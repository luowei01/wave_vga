==> flow/design.v <==
module lcd_display(
    input             lcd_clk,                   
    input             sys_rst_n,                 
    input      [9:0]  data,    
    input      [9:0] waddr,
    input      [9:0] pixel_xpos,                
    input      [9:0] pixel_ypos,                
    output reg [15:0] pixel_data                 
    );    
localparam WHITE  = 16'b11111_111111_11111;      
localparam BLACK  = 16'b00000_000000_00000;      
localparam RED    = 16'b11111_000000_00000;      
localparam GREEN  = 16'b00000_111111_00000;      
localparam BLUE   = 16'b00000_000000_11111;      
localparam BROWN   = 16'h7800;                   
      reg [9:0] sum;      
      reg [3:0] num = 0; 
      always @(posedge lcd_clk or negedge sys_rst_n) begin         
          if (!sys_rst_n)
             sum <= 10'd0;        
          else begin           
            if(pixel_xpos % 160 == 0 ) num <= num + 1;          
            if(num == 5) num <= 0;                    
            else sum <= (pixel_xpos - num*160);
          end
      end          
      reg [19:0] xy;     
      always @(posedge lcd_clk or negedge sys_rst_n ) begin               
          if (!sys_rst_n)
              pixel_data <= 16'hffff;
          else begin              
            xy <= {pixel_ypos,pixel_xpos};
            if(pixel_xpos == data ) 
                pixel_data <= WHITE;            
            else if(                
xy == {10'd60,10'd731} ||                
xy == {10'd60,10'd730} ||            
xy == {10'd60,10'd750} ||                    
xy == {10'd60,10'd751} ||
xy == {10'd61,10'd731} ||                
xy == {10'd61,10'd730} ||            
xy == {10'd61,10'd750} ||                    
xy == {10'd61,10'd751} ||
xy == {10'd60,10'd691} ||					
xy == {10'd60,10'd690} ||                    
xy == {10'd60,10'd710} ||                    
xy == {10'd60,10'd711} ||
xy == {10'd61,10'd691} ||					
xy == {10'd61,10'd690} ||                    
xy == {10'd61,10'd710} ||                    
xy == {10'd61,10'd711}                                        
                   )                 
                pixel_data <= BLUE;                   
            else if(pixel_ypos > 10'd2  && pixel_ypos <= 10'd20 &&  (pixel_xpos + 2*pixel_ypos - 760)== 10'd0 )                
                 pixel_data <= BLUE;            
            else if(pixel_ypos > 10'd20  && pixel_ypos <= 10'd37 &&  (pixel_xpos - 2*pixel_ypos - 680)== 10'd0 )                
                 pixel_data <= BLUE;            
            else if((pixel_xpos > 10'd682  && pixel_xpos <= 10'd718 &&  pixel_ypos == 10'd3 )||                 
                    (pixel_ypos > 10'd3  && pixel_ypos <= 10'd30 && ( pixel_xpos == 10'd718 || pixel_xpos== 10'd700 ))||            
                    (pixel_ypos > 10'd80  && pixel_ypos <= 10'd200 && ( pixel_xpos == 10'd722 )) )               
                 pixel_data <= BLUE;                    
            else if(pixel_ypos == 10'd300 || pixel_xpos == 10'd400 )                         
                pixel_data <= BROWN;            
            else if(((pixel_xpos % 6'd8) == 11'd0) && pixel_ypos >= 10'd300 && pixel_ypos <= 10'd310 )                
                pixel_data <= RED;            
            else if(((pixel_ypos % 6'd8) == 11'd0) && pixel_xpos >= 10'd400 && pixel_xpos <= 10'd410 )                
                pixel_data <= RED;              
            else if((((pixel_xpos % 6'd40) == 11'd0)||((pixel_ypos % 6'd40) == 11'd0)) &&                
                 !(pixel_xpos >10'd680  && pixel_xpos < 10'd760 && pixel_ypos > 10'd0  && pixel_ypos < 10'd200 ) )                                                              
                pixel_data <= GREEN;                                
            else             
                pixel_data <= BLACK;
          end
      end
    endmodule 
======== From RTL to reports: lcd_display ========
What the tools print for lcd_display, step after step.
Line numbers count from 1 in the design file above.
Operators carry their Yosys type and port widths (W data, S select, Z words).
Cell names lack the library's common part.
Not given: --
design
  design top .............................. lcd_display
  clock ................................... lcd_clk
  library ................................. sky130hd
  timing corner ........................... tt_025C_1v80

======== Word-level counts ========
Source: Yosys, flattened and elaborated, memories not mapped. Widths are those after wreduce; folded enables and synchronous resets count as part of the registers. Registers that Yosys merges into a memory's read port (data or address) are not register bits. Print and check cells do not count. Equal cells are merged and count once.
bit counts
  register bits ........................... 36
  word-level cells ........................ 103
operators by class
  magnitude comparators ................... 18
  eq/ne operators ......................... 23
  muxes and demuxes ....................... 9
  add/sub/neg operators ................... 4
  divide/modulo/power cells ............... 2
  reductions and logical operators ........ 45
operator list
  cell                      count
  $eq A20 B16 Y1 const B    16
  $mod A10 B6 Y11 const B   2
  $mux W16                  8
  $logic_not A32 Y1         2
  $logic_not A11 Y1         4
  $eq A10 B10 Y1 const B    3
  $logic_or A1 B1 Y1        20
  $gt A10 B10 Y1 const B    2
  $gt A10 B2 Y1 const B     2
  $le A10 B5 Y1 const B     2
  $ge A10 B9 Y1 const B     2
  $le A10 B9 Y1 const B     2
  $eq A10 B9 Y1 const B     2
  $logic_and A1 B1 Y1       18
  $sub A12 B10 Y13 const B  1
  $sub A12 B11 Y13 const B  1
  $add A10 B11 Y12          1
  $sub A10 B11 Y12          1
  $mux W11                  1
  $gt A10 B1 Y1 const B     1
  $le A10 B10 Y1 const B    1
  $lt A10 B10 Y1 const B    1
  $eq A10 B10 Y1            1
  $eq A10 B2 Y1 const B     1
  $gt A10 B5 Y1 const B     1
  $le A10 B6 Y1 const B     1
  $gt A10 B7 Y1 const B     1
  $le A10 B8 Y1 const B     1
Not listed: further kinds 2, cells in them 2.

======== Depth ========
Longest topological path by Yosys (ltp), each cell counted once; first at word level (registers and memories cut), then after technology mapping (sequential cells cut; the memories' decode and read muxes count).
logic depth
  depth after elaboration ................. 18
  ABC_AREA ................................ 0
  mapped depth ............................ 14
  gate-level depth less buffers ........... 13

======== After synthesis ========
Source: synth_stat.txt of the flow (Yosys; design flattened, memories mapped). It holds for the ABC_AREA given above (unset counts as 0); a run with the other value may have another netlist.
mapped netlist
  mapped flip-flops ....................... 22
  buffer cells ............................ 26
  cell area after synthesis ............... 3011.6 um^2
  sequential area ......................... 645.6 um^2
  mapped cells ............................ 368
cell types
  type      count  total area (um^2)
  edfxtp_1  18     540.518
  ha_1      30     375.36
  xnor2_1   13     113.859
  xor2_1    13     113.859
  dfstp_2   4      105.101
  nor2_1    28     105.101
  inv_1     27     101.347
  a21oi_1   18     90.086
  buf_4     12     90.086
  nand2_1   22     82.579
  o21ai_0   15     75.072
  nor3_1    13     65.062
  a21o_1    8      60.058
  clkbuf_1  14     52.55
  o211ai_1  7      52.55
  a31oi_1   8      50.048
  nand2b_1  8      50.048
  nand4_1   7      43.792
Not listed: further types 45, cells in them 103.

======== Path before layout ========
OpenSTA on the mapped netlist: ideal clock, no wires. The path of least setup slack (recovery checks aside). Input and output delay are each 20% of the period. Register names are those of the netlist, which keeps one name where synthesis merged equal registers.
timing after synthesis
  path kind ............................... input to register
  start point ............................. input port pixel_ypos[1]
  end point ............................... register pixel_data[10]
  arrival ................................. 3.601 ns
  path slack .............................. 0.470 ns
  clock period ............................ 4.15 ns
  library setup time ...................... 0.079 ns
  launch time at the first pin ............ 0.830 ns
  delay of the path ....................... 2.850 ns
  stages on the path ...................... 14
  external input delay .................... 0.830 ns
  synthesis period reached ................ 3.68 ns
"delay of the path" = arrival - input delay + setup time.
"stages on the path": output pins that drive a net of the path, with the launching flip-flop's if there is one; two outputs of one cell count as two.
"synthesis period reached" = period - worst setup slack (recovery checks aside). The figure is calculated, with input and output delays left at 20% of the set period.
At most two assigning lines are given for a register; there are more.
between the ends, after synthesis
  cells stage by stage .................... clkbuf_1 -> inv_1 -> ha_1 -> inv_1 -> ha_1 -> fa_1 -> or4b_1 -> a221oi_1 -> o2111ai_1 -> nor4_1 -> nand4_1 -> nand3_1 -> and2_1 -> nor3_2
  elaborated cells on any way between the ends .. 53
  those cells by class .................... 4 x add/sub; 1 x div; 12 x compare; 2 x eq/ne; 9 x mux; 25 x reduce/logical
ends and longest elaborated chain, after synthesis
  item                line  text
  start: declaration  7     input      [9:0] pixel_ypos,
  end: assignment     30    pixel_data <= 16'hffff;
  end: assignment     34    pixel_data <= WHITE;
  end: declaration    8     output reg [15:0] pixel_data
Chain of elaborated cells between the ends: none given.

======== Worst path after layout ========
Path of least setup slack in the final report of record 1 (OpenROAD, finished layout, wires in). Where an end is a register, its clock arrival counts in the times.
timing post-layout
  path kind ............................... input to register
  start point ............................. input port pixel_xpos[1]
  end point ............................... register pixel_data[14]
  external input delay .................... 0.68 ns
  stages on the path ...................... 13
  clock period ............................ 3.42 ns
  arrival ................................. 3.48 ns
  path slack .............................. 0.12 ns
  launch time at the first pin ............ 0.68 ns
  library setup time ...................... 0.08 ns
The rows between start and end are the longest chain of elaborated cells between them; the timing report does not say that the signal goes this way. Where chains are equally long, one stands for them.
Each line given opens the expression or statement behind the cell; cells for indexed reads and writes are added by Yosys, which also makes memories of some case tables.
At most two assigning lines are given for a register; there are more.
between the ends, post-layout
  cells stage by stage .................... dlygate4sd2_1 -> inv_1 -> ha_1 -> inv_1 -> fa_2 -> nand2b_1 -> a21oi_1 -> o31ai_1 -> a21bo_2 -> o211ai_4 -> mux2_4 -> o211a_4 -> a211oi_2
  length of the longest elaborated chain .. 11
  elaborated cells on any way between the ends .. 38
  those cells by class .................... 4 x add/sub; 4 x compare; 5 x eq/ne; 8 x mux; 17 x reduce/logical
ends and longest elaborated chain, post-layout
  item                    line  text
  start: declaration      6     input      [9:0] pixel_xpos,
  $ge A10 B9 Y1           66    else if(((pixel_ypos % 6'd8) == 11'd0) && pixel_xpos >= 10'd400 && pixel_xpos <= 10'd410 )
  $logic_and A1 B1 Y1 x2  66
  $mux W16                66
  $mux W16                64    else if(((pixel_xpos % 6'd8) == 11'd0) && pixel_ypos >= 10'd300 && pixel_ypos <= 10'd310 )
  $mux W16                62    else if(pixel_ypos == 10'd300 || pixel_xpos == 10'd400 )
  $mux W16                58    else if((pixel_xpos > 10'd682  && pixel_xpos <= 10'd718 &&  pixel_ypos == 10'd3 )||
  $mux W16                56    else if(pixel_ypos > 10'd20  && pixel_ypos <= 10'd37 &&  (pixel_xpos - 2*pixel_ypos - 680)== 10'd0 )
  $mux W16                54    else if(pixel_ypos > 10'd2  && pixel_ypos <= 10'd20 &&  (pixel_xpos + 2*pixel_ypos - 760)== 10'd0 )
  $mux W16                35    else if(
  $mux W16                33    if(pixel_xpos == data )
  end: assignment         30    pixel_data <= 16'hffff;
  end: assignment         34    pixel_data <= WHITE;
  end: declaration        8     output reg [15:0] pixel_data

FLOW RESULTS
============

Measured results for lcd_display: 2 stored runs of the Yosys and OpenROAD flow on sky130hd. The settings differ; the order carries no meaning. The constraints put input and output delay at 20% of the set period each and load the outputs with 0.01 pF.
"achieved clock period (ns)" is the run's clock period less its worst setup slack. It is reckoned from that one timing run; input and output delays stay at 20% of the period that was set.
"worst setup path time (ns)" means the part of the period allowed to the worst setup path (the constraints hold back 20% at inputs and 20% at outputs) less its slack; where the path has registers, the arrival times of their clocks count too.
"finish__power__total": no workload was simulated; the value follows from the tool's default switching activity.

Flow files of record 1
==> flow/run.sh <==
#!/bin/bash
# the make line also repeats the synthesis and layout settings of config.mk as NAME=value (left out here)
make -C /OpenROAD-flow-scripts/flow DESIGN_CONFIG=/design/flow/config.mk WORK_HOME=/design/flow/orfs CLKGATE_MAP_FILE= finish
==> flow/config.mk <==
export PLATFORM = sky130hd
export DESIGN_NAME = lcd_display
export DESIGN_NICKNAME = lcd_display
export VERILOG_FILES = /design/flow/design.v
export SDC_FILE = /design/flow/constraint.sdc
export NUM_CORES = 4
export LEC_CHECK = 0
export CAP_MARGIN = 20
export CELL_PAD_IN_SITES_GLOBAL_PLACEMENT = 0
export CORE_ASPECT_RATIO = 0.59
export CORE_MARGIN = 2
export CORE_UTILIZATION = 55
export CTS_CLUSTER_DIAMETER = 73
export GPL_ROUTABILITY_DRIVEN = 0
export PLACE_DENSITY_LB_ADDON = 0.24
export SLEW_MARGIN = 20
==> flow/constraint.sdc <==
create_clock -name core_clock -period 3.42 [get_ports {lcd_clk}]
set_input_delay 0.6840 -clock core_clock [delete_from_list [all_inputs] [get_ports {lcd_clk}]]
set_output_delay 0.6840 -clock core_clock [all_outputs]
set_load 0.01 [all_outputs]

report of record 1
yosys chip area after synthesis (um^2): 3011.6
finish__design__die__area: 6104.4
finish__design__instance__area__stdcell: 3875.0
finish__timing__setup__ws: 0.121
finish__timing__setup__tns: 0.000
finish__power__total: 9.938e-04
achieved clock period (ns): 3.299
worst setup path time (ns): 2.62
worst setup path kind: input to register

Flow files of record 2
==> flow/run.sh <==
#!/bin/bash
# the make line also repeats the synthesis and layout settings of config.mk as NAME=value (left out here)
make -C /OpenROAD-flow-scripts/flow DESIGN_CONFIG=/design/flow/config.mk WORK_HOME=/design/flow/orfs CLKGATE_MAP_FILE= finish
==> flow/config.mk <==
export PLATFORM = sky130hd
export DESIGN_NAME = lcd_display
export DESIGN_NICKNAME = lcd_display
export VERILOG_FILES = /design/flow/design.v
export SDC_FILE = /design/flow/constraint.sdc
export NUM_CORES = 4
export LEC_CHECK = 0
export CAP_MARGIN = 20
export CORE_MARGIN = 2
export CORE_UTILIZATION = 40
export SETUP_SLACK_MARGIN = -0.01
export SLEW_MARGIN = 20
==> flow/constraint.sdc <==
create_clock -name core_clock -period 3.89 [get_ports {lcd_clk}]
set_input_delay 0.7780 -clock core_clock [delete_from_list [all_inputs] [get_ports {lcd_clk}]]
set_output_delay 0.7780 -clock core_clock [all_outputs]
set_load 0.01 [all_outputs]

report of record 2
yosys chip area after synthesis (um^2): 3011.6
finish__design__die__area: 8239.2
finish__design__instance__area__stdcell: 3870.0
finish__timing__setup__ws: 0.117
finish__timing__setup__tns: 0.000
finish__power__total: 8.511e-04
achieved clock period (ns): 3.773
worst setup path time (ns): 3.00
worst setup path kind: input to register
