==> flow/design.v <==
module Phase_Acc
(
	CLK, RSTn, KW, Addr
);
	 input CLK;
	 input RSTn;
	 input[27:0] KW;
	 output[9:0] Addr;	 
    reg[27:0] Cnt; 
	always @ ( posedge CLK or negedge RSTn )
		begin
			if( !RSTn ) 
				Cnt <= 28'd0;
			else if( Cnt == 28'd268435455 )
				Cnt <= 0;
			else	
				Cnt <= Cnt + KW;
		end
	 assign Addr = Cnt[27:18];
endmodule
# ---- Reports on Phase_Acc
# What the tools print for Phase_Acc, step after step.
# Line numbers count from 1 in the design file above.
# Operators: Yosys type, input widths -> output width; for muxes data width and select width s.
# A cell with - has no value.
dict set report design {
  top {Phase_Acc}
  clock {CLK}
  cell_library {sky130hd}
  pvt_corner {tt_025C_1v80}
}

# ---- Word level
# Source: Yosys, flattened and elaborated, memories not mapped. Widths are those after wreduce; folded enables and synchronous resets count as part of the registers. Registers that Yosys merges into a memory's read port (data or address) are not register bits. Print and check cells do not count. Equal cells are merged and count once.
dict set report op_classes {
  equal 1
  addsub 1
  muxes 1
}
# op n
set op_table {}
lappend op_table {{$add 28x28->28} 1}
lappend op_table {{$eq 28x28->1 const B} 1}
lappend op_table {{$mux 28} 1}
dict set report word_totals {
  ff_bits 28
  input_bits 30
  elab_cells 4
  output_inout_bits 10
}

# ---- Logic depth
# Depth = most cells in a row (Yosys ltp): at word level without a register or memory, in the mapped netlist without a sequential cell, where the memories' decode and read muxes count.
dict set report logic_depth {
  word_depth 2
  abc_area 1
  ltp_mapped 13
  depth_no_buf 13
}

# ---- Mapped cells and area
# Yosys stat after the flow's synthesis: flattened, memories mapped to cells. It holds for the ABC_AREA given above (unset counts as 0); a run with the other value may have another netlist.
# cell n area_total_um2
set types {}
lappend types {sky130_fd_sc_hd__nand2_1 192 720.691}
lappend types {sky130_fd_sc_hd__dfrtp_1 28 700.672}
lappend types {sky130_fd_sc_hd__inv_1 94 352.838}
lappend types {sky130_fd_sc_hd__ha_1 27 337.824}
lappend types {sky130_fd_sc_hd__nor2_1 69 258.998}
lappend types {sky130_fd_sc_hd__nand3_1 18 90.086}
lappend types {sky130_fd_sc_hd__a21oi_1 17 85.082}
lappend types {sky130_fd_sc_hd__nand4_1 13 81.328}
lappend types {sky130_fd_sc_hd__buf_4 10 75.072}
lappend types {sky130_fd_sc_hd__xnor2_1 7 61.309}
lappend types {sky130_fd_sc_hd__nand2_2 9 56.304}
lappend types {sky130_fd_sc_hd__nand3_2 4 40.038}
lappend types {sky130_fd_sc_hd__nor2_4 3 33.782}
lappend types {sky130_fd_sc_hd__nor2_2 5 31.28}
lappend types {sky130_fd_sc_hd__and2_1 4 25.024}
lappend types {sky130_fd_sc_hd__fa_1 1 20.019}
lappend types {sky130_fd_sc_hd__nand3b_4 1 20.019}
lappend types {sky130_fd_sc_hd__xor2_1 2 17.517}
# Not listed: further types 11, cells in them 18.
dict set report synth_totals {
  ffs 28
  n_buf 11
  seq_area_um2 700.7
  stdcells 522
  mapped_area_um2 3114.2
}

# ---- Worst setup path after synthesis
# Source: OpenSTA report_checks on the synthesized netlist (no wires, ideal clock, input and output delay 20% of the period each), path of least setup slack; recovery checks are left aside. Register names are those of the netlist, which keeps one name where synthesis merged equal registers.
dict set report synth_timing {
  kind {in2reg}
  from {in KW[0]}
  to {reg Cnt[16]}
  arrival_ps 1802
  setup_time_ps 122
  path_delay_ps 1420
  t_first_pin_ps 504
  tclk_ps 2520
  path_stages 9
  n_path_buf 0
  in_delay_ps 504
  path_slack_ps 596
  t_required_ps 2398
  synth_period_reached_ps 1924
}
# "path_delay_ps" = arrival - input delay + setup time.
# "path_stages" counts driving pins, that of a launching flip-flop among them; a cell with two outputs on the path counts twice.
# "synth_period_reached_ps" is the clock period less the worst setup slack; recovery checks do not enter. This is arithmetic on one report: input and output delays are still those of the set period (20% each).
# Between the ends stands the longest chain of elaborated cells between them, by number of cells; it is not shown to be the way that was timed. Of several equally long chains one is given.
# Each line given opens the expression or statement behind the cell; cells for indexed reads and writes are added by Yosys, which also makes memories of some case tables.
# A register here has more assigning lines than the two given.
dict set report synth_via {
  cell_sequence {sky130_fd_sc_hd__ha_1 > sky130_fd_sc_hd__fa_1 > sky130_fd_sc_hd__nand2_1 > sky130_fd_sc_hd__nand3_1 > sky130_fd_sc_hd__nand3_2 > sky130_fd_sc_hd__nand2_4 > sky130_fd_sc_hd__a21oi_1 > sky130_fd_sc_hd__xor2_1 > sky130_fd_sc_hd__nor2_1}
  elab_chain_len 2
  cells_between 2
  lines_between 2
  classes_between {add/sub: 1; mux: 1}
}
# element line
set synth_rtl {}
lappend synth_rtl {{start: declaration} 7} ;# input[27:0] KW;
lappend synth_rtl {{$add 28x28->28} 17} ;# Cnt <= Cnt + KW;
lappend synth_rtl {{$mux 28} 14} ;# else if( Cnt == 28'd268435455 )
lappend synth_rtl {{end: assignment} 13} ;# Cnt <= 28'd0;
lappend synth_rtl {{end: assignment} 17}
lappend synth_rtl {{end: declaration} 9} ;# reg[27:0] Cnt;

# ---- Path in the finished layout
# Path of least setup slack in the final report of job 1 (OpenROAD, finished layout, wires in). Where an end is a register, its clock arrival counts in the times.
# The path's times are printed in steps of 10 ps; the period is the one set.
dict set report layout_timing {
  kind {reg2reg}
  from {reg Cnt[0]}
  to {reg Cnt[26]}
  t_first_pin_ps 270
  arrival_ps 1970
  path_slack_ps 150
  setup_time_ps 100
  t_required_ps 2120
  tclk_ps 1950
  n_path_buf 1
  path_stages 10
}
# Between the ends stands the longest chain of elaborated cells between them, by number of cells; it is not shown to be the way that was timed. Of several equally long chains one is given.
# A register here has more assigning lines than the two given.
dict set report layout_via {
  cell_sequence {sky130_fd_sc_hd__dfrtp_1 > sky130_fd_sc_hd__ha_4 > sky130_fd_sc_hd__fa_2 > sky130_fd_sc_hd__buf_6 > sky130_fd_sc_hd__nand3_4 > sky130_fd_sc_hd__nand3b_4 > sky130_fd_sc_hd__nand2_4 > sky130_fd_sc_hd__nand3_2 > sky130_fd_sc_hd__nand2_2 > sky130_fd_sc_hd__nor2_2}
  elab_chain_len 2
  cells_between 3
  lines_between 2
  classes_between {add/sub: 1; eq/ne: 1; mux: 1}
}
# element line
set layout_rtl {}
lappend layout_rtl {{start: declaration} 9} ;# reg[27:0] Cnt;
lappend layout_rtl {{start: assignment} 13} ;# Cnt <= 28'd0;
lappend layout_rtl {{start: assignment} 17} ;# Cnt <= Cnt + KW;
lappend layout_rtl {{$add 28x28->28} 17}
lappend layout_rtl {{$mux 28} 14} ;# else if( Cnt == 28'd268435455 )
lappend layout_rtl {{end: assignment} 13}
lappend layout_rtl {{end: assignment} 17}
lappend layout_rtl {{end: declaration} 9}

# Flow measurements of Phase_Acc on sky130hd: 2 stored runs with different settings, listed in no order. Input and output delays are each 20% of the period that was set; the output load is 0.01 pF.
# "period_less_ws_ps" = clock period - worst setup slack. The figure is calculated, with input and output delays left at 20% of the set period.
# "worst_path_allowed_less_slack_ps" means the part of the period allowed to the worst setup path (the constraints hold back 20% at inputs and 20% at outputs) less its slack; where the path has registers, the arrival times of their clocks count too.
# "worst_path_allowed_less_slack_ps" is given in steps of 10 ps.
run="job 1" settings period_ns=1.95 CORE_UTILIZATION=28 SETUP_SLACK_MARGIN=0.54 PLACE_DENSITY=0.69 HOLD_SLACK_MARGIN=0.16 CORE_ASPECT_RATIO=1.71 CORE_MARGIN=7 TNS_END_PERCENT=70 ABC_AREA=1 CTS_CLUSTER_DIAMETER=231 MIN_ROUTING_LAYER="met1" CAP_MARGIN=20 SLEW_MARGIN=20
run="job 1" results period_less_ws_ps=1802 setup_worst_slack_ps=148 final_util_pct=47.1 total_die_area_um2=14378.3 worst_path_allowed_less_slack_ps=1800 critical_path_type="reg2reg" tns_ps=0 synth_area_um2=3114.2
run="job 2" settings period_ns=2.57 CORE_UTILIZATION=24 PLACE_DENSITY_LB_ADDON=0.1 CELL_PAD_IN_SITES_GLOBAL_PLACEMENT=1 CAP_MARGIN=35 MAX_ROUTING_LAYER="met4" CORE_MARGIN=2 SLEW_MARGIN=20
run="job 2" results period_less_ws_ps=2518 setup_worst_slack_ps=52 final_util_pct=36.8 total_die_area_um2=11758.1 worst_path_allowed_less_slack_ps=2000 critical_path_type="in2reg" tns_ps=0 synth_area_um2=2617.5
