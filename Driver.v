==> flow/design.v <==
`timescale 1ns/1ns
module Driver
#(
	parameter H_SYNC = 128	, 		 
	parameter H_BACK = 88	, 		 
	parameter H_DISP = 800	, 		 
	parameter H_FRONT = 40	, 		 
	parameter H_TOTAL = 1056, 		 
	parameter V_SYNC = 4	, 		 
	parameter V_BACK = 23 	, 		 
	parameter V_DISP = 600	, 		 
	parameter V_FRONT = 1	, 		 
	parameter V_TOTAL = 628  		 
)
(
	input  wire			clk,			 
	input  wire			rst_n,     		 
	input  wire	[23:0]	lcd_data,		 
	output wire			lcd_dclk,   	 
	output wire			lcd_hs,	    	 
	output wire			lcd_vs,	    	 
	output wire			lcd_en,			 
	output wire	[23:0]	lcd_rgb,		 
	output wire	[11:0]	lcd_xpos,		 
	output wire	[11:0]	lcd_ypos		 
);	
localparam	H_AHEAD = 	12'd1;
reg [11:0] hcnt; 
reg [11:0] vcnt;
wire lcd_request;
always @ (posedge clk or negedge rst_n)
begin
	if (!rst_n)
		hcnt <= 12'd0;
	else
	begin
        if(hcnt < H_TOTAL - 1'b1)		 
            hcnt <= hcnt + 1'b1;
        else
            hcnt <= 12'd0;
	end
end 
assign	lcd_hs = (hcnt <= H_SYNC - 1'b1) ? 1'b0 : 1'b1;  
always@(posedge clk or negedge rst_n)
begin
	if (!rst_n)
		vcnt <= 12'b0;
	else if(hcnt == H_TOTAL - 1'b1)	 
		begin
		if(vcnt == V_TOTAL - 1'b1)		 
			vcnt <= 12'd0;
		else
			vcnt <= vcnt + 1'b1;
		end
end
assign	lcd_vs = (vcnt <= V_SYNC - 1'b1) ? 1'b0 : 1'b1;  
assign	lcd_dclk = clk;
assign	lcd_en		=	(hcnt >= H_SYNC + H_BACK  && hcnt < H_SYNC + H_BACK + H_DISP) &&
						(vcnt >= V_SYNC + V_BACK  && vcnt < V_SYNC + V_BACK + V_DISP) 
						? 1'b1 : 1'b0;                    
assign	lcd_rgb 	= 	lcd_en ? lcd_data : 24'h000000;	
assign	lcd_request	=	(hcnt >= H_SYNC + H_BACK - H_AHEAD && hcnt < H_SYNC + H_BACK + H_DISP - H_AHEAD) &&
						(vcnt >= V_SYNC + V_BACK && vcnt < V_SYNC + V_BACK + V_DISP) 
						? 1'b1 : 1'b0;
assign	lcd_xpos	= 	lcd_request ? (hcnt - (H_SYNC + H_BACK - H_AHEAD)) : 12'd0;
assign	lcd_ypos	= 	lcd_request ? (vcnt - (V_SYNC + V_BACK)) : 12'd0;
endmodule
# Step by step through the tools: Driver
# What the tools print for Driver, step after step.
# Line numbers count from 1 in the design file above.
# Library cell names are shortened.
# A cell with - has no value.
# inputs
top_module,Driver
clk_port,clk
cell_library,sky130hd
pvt_corner,tt_025C_1v80

# After elaboration
# Counts by Yosys on the flattened word-level netlist (proc, flatten, opt, wreduce; memories kept). Register bits leave out memories and registers merged into their read ports (data or address); mux counts leave out enables and synchronous resets folded into registers. Print and check cells are left out. Cells with the same type and inputs are merged into one.
# word_totals
elab_cells,31
input_bits,26
reg_bits,24
# classes
equal,2
n_reduce_logical,5
cmp,9
muxes,9
addsub,4
# op_table
op,n
2-to-1 mux 12 bit,4
< comparator 12 x 10 -> 1 bit (second input constant),3
adder 12 x 1 -> 12 bit (second input constant),2
greater-or-equal comparator 12 x 8 -> 1 bit (second input constant),2
2-to-1 mux 24 bit,1
equality test 12 x 10 -> 1 bit (second input constant),1
< comparator 12 x 11 -> 1 bit (second input constant),1
equality test 12 x 11 -> 1 bit (second input constant),1
less-or-equal comparator 12 x 2 -> 1 bit (second input constant),1
subtractor 12 x 5 -> 12 bit (second input constant),1
greater-or-equal comparator 12 x 5 -> 1 bit (second input constant),1
less-or-equal comparator 12 x 7 -> 1 bit (second input constant),1
subtractor 12 x 8 -> 12 bit (second input constant),1
logical AND 1 bit,5
2-to-1 mux 1 bit,4

# Depth
# Depth = most cells in a row (Yosys ltp): at word level without a register or memory, in the mapped netlist without a sequential cell, where the memories' decode and read muxes count.
# logic_depth
ltp_word,5
abc_area,1
ltp_mapped,10

# After synthesis
# Yosys stat after the flow's synthesis: flattened, memories mapped to cells. It holds for the ABC_AREA given above (unset counts as 0); a run with the other value may have another netlist.
# Totals and module areas in this step are rounded.
# mapped
cell_count,364
area_um2,2290
sequential_area_um2,601
ffs,24
buffers,17
# types
cell_type,n,area_total_um2
dfrtp_1,24,600.576
nand2_1,78,292.781
nor2_1,71,266.506
inv_1,57,213.955
xor2_1,19,166.41
nand3_1,26,130.125
nor2_2,20,125.12
buf_6,6,67.565
nor2_4,5,56.304
buf_4,7,52.55
nor3_1,9,45.043
o21ai_0,9,45.043
nand4_1,7,43.792
ha_1,3,37.536
nand2_2,5,31.28
a21oi_1,5,25.024
buf_2,4,20.019
xnor2_1,2,17.517
# Not listed: further types 6, cells in them 7.

# Flow runs of Driver

2 stored runs of Driver in the flow (synthesis by Yosys, layout by OpenROAD, sky130hd cells), in arbitrary order. Constraints: input delay and output delay 20% of the set period each, output load 0.01 pF.
"timing.achieved_period_ps": clock period set for the run, less the worst setup slack. It is reckoned from that one timing run; input and output delays stay at 20% of the period that was set.
"critical_path_time_ps": the worst setup path's part of the clock period (all of it between registers, 20% less for each end at a port) less its slack. A launch clock that arrives late makes it longer, a capture clock that arrives late makes it shorter.
"totalPower_mw" is the tool's figure for a default switching activity; nothing was simulated.
"critical_path_time_ps" is given in steps of 10 ps.
The measured numbers are rounded.

Run 1, flow files:
==> flow/run.sh <==
#!/bin/bash
# the make line also repeats the synthesis and layout settings of config.mk as NAME=value (left out here)
make -C /OpenROAD-flow-scripts/flow DESIGN_CONFIG=/design/flow/config.mk WORK_HOME=/design/flow/orfs CLKGATE_MAP_FILE= finish
==> flow/config.mk <==
export PLATFORM = sky130hd
export DESIGN_NAME = Driver
export DESIGN_NICKNAME = Driver
export VERILOG_FILES = /design/flow/design.v
export SDC_FILE = /design/flow/constraint.sdc
export NUM_CORES = 4
export LEC_CHECK = 0
export ABC_AREA = 1
export CAP_MARGIN = 20
export CELL_PAD_IN_SITES_GLOBAL_PLACEMENT = 0
export CORE_ASPECT_RATIO = 0.58
export CORE_MARGIN = 4
export CORE_UTILIZATION = 40
export CTS_CLUSTER_DIAMETER = 323
export MIN_ROUTING_LAYER = met2
export PLACE_DENSITY_LB_ADDON = 0.07
export SLEW_MARGIN = 5
==> flow/constraint.sdc <==
create_clock -name core_clock -period 1.6 [get_ports {clk}]
set_input_delay 0.3200 -clock core_clock [delete_from_list [all_inputs] [get_ports {clk}]]
set_output_delay 0.3200 -clock core_clock [all_outputs]
set_load 0.01 [all_outputs]

Run 1: stopped before the end: routing reported GRT-0232

Run 2, flow files:
==> flow/run.sh <==
#!/bin/bash
# the make line also repeats the synthesis and layout settings of config.mk as NAME=value (left out here)
make -C /OpenROAD-flow-scripts/flow DESIGN_CONFIG=/design/flow/config.mk WORK_HOME=/design/flow/orfs CLKGATE_MAP_FILE= finish
==> flow/config.mk <==
export PLATFORM = sky130hd
export DESIGN_NAME = Driver
export DESIGN_NICKNAME = Driver
export VERILOG_FILES = /design/flow/design.v
export SDC_FILE = /design/flow/constraint.sdc
export NUM_CORES = 4
export LEC_CHECK = 0
export ABC_AREA = 0
export CAP_MARGIN = 20
export CORE_MARGIN = 2
export CORE_UTILIZATION = 15
export GPL_ROUTABILITY_DRIVEN = 0
export PLACE_DENSITY_LB_ADDON = 0.17
export SETUP_SLACK_MARGIN = 0.04
export SLEW_MARGIN = 35
==> flow/constraint.sdc <==
create_clock -name core_clock -period 1.73 [get_ports {clk}]
set_input_delay 0.3460 -clock core_clock [delete_from_list [all_inputs] [get_ports {clk}]]
set_output_delay 0.3460 -clock core_clock [all_outputs]
set_load 0.01 [all_outputs]

==> results of run 2, as CSV <==
result,value
totalPower_mw,2.20
finalUtil_frac,0.337
finalCellArea_um2,4640
timing.achieved_period_ps,2673
total_negative_slack_ps,-47500
worst_setup_slack_ps,-943
die_area_um2,15000
critical_path_time_ps,2330
path_kind,"register to output"
synthesis_area_um2,2100
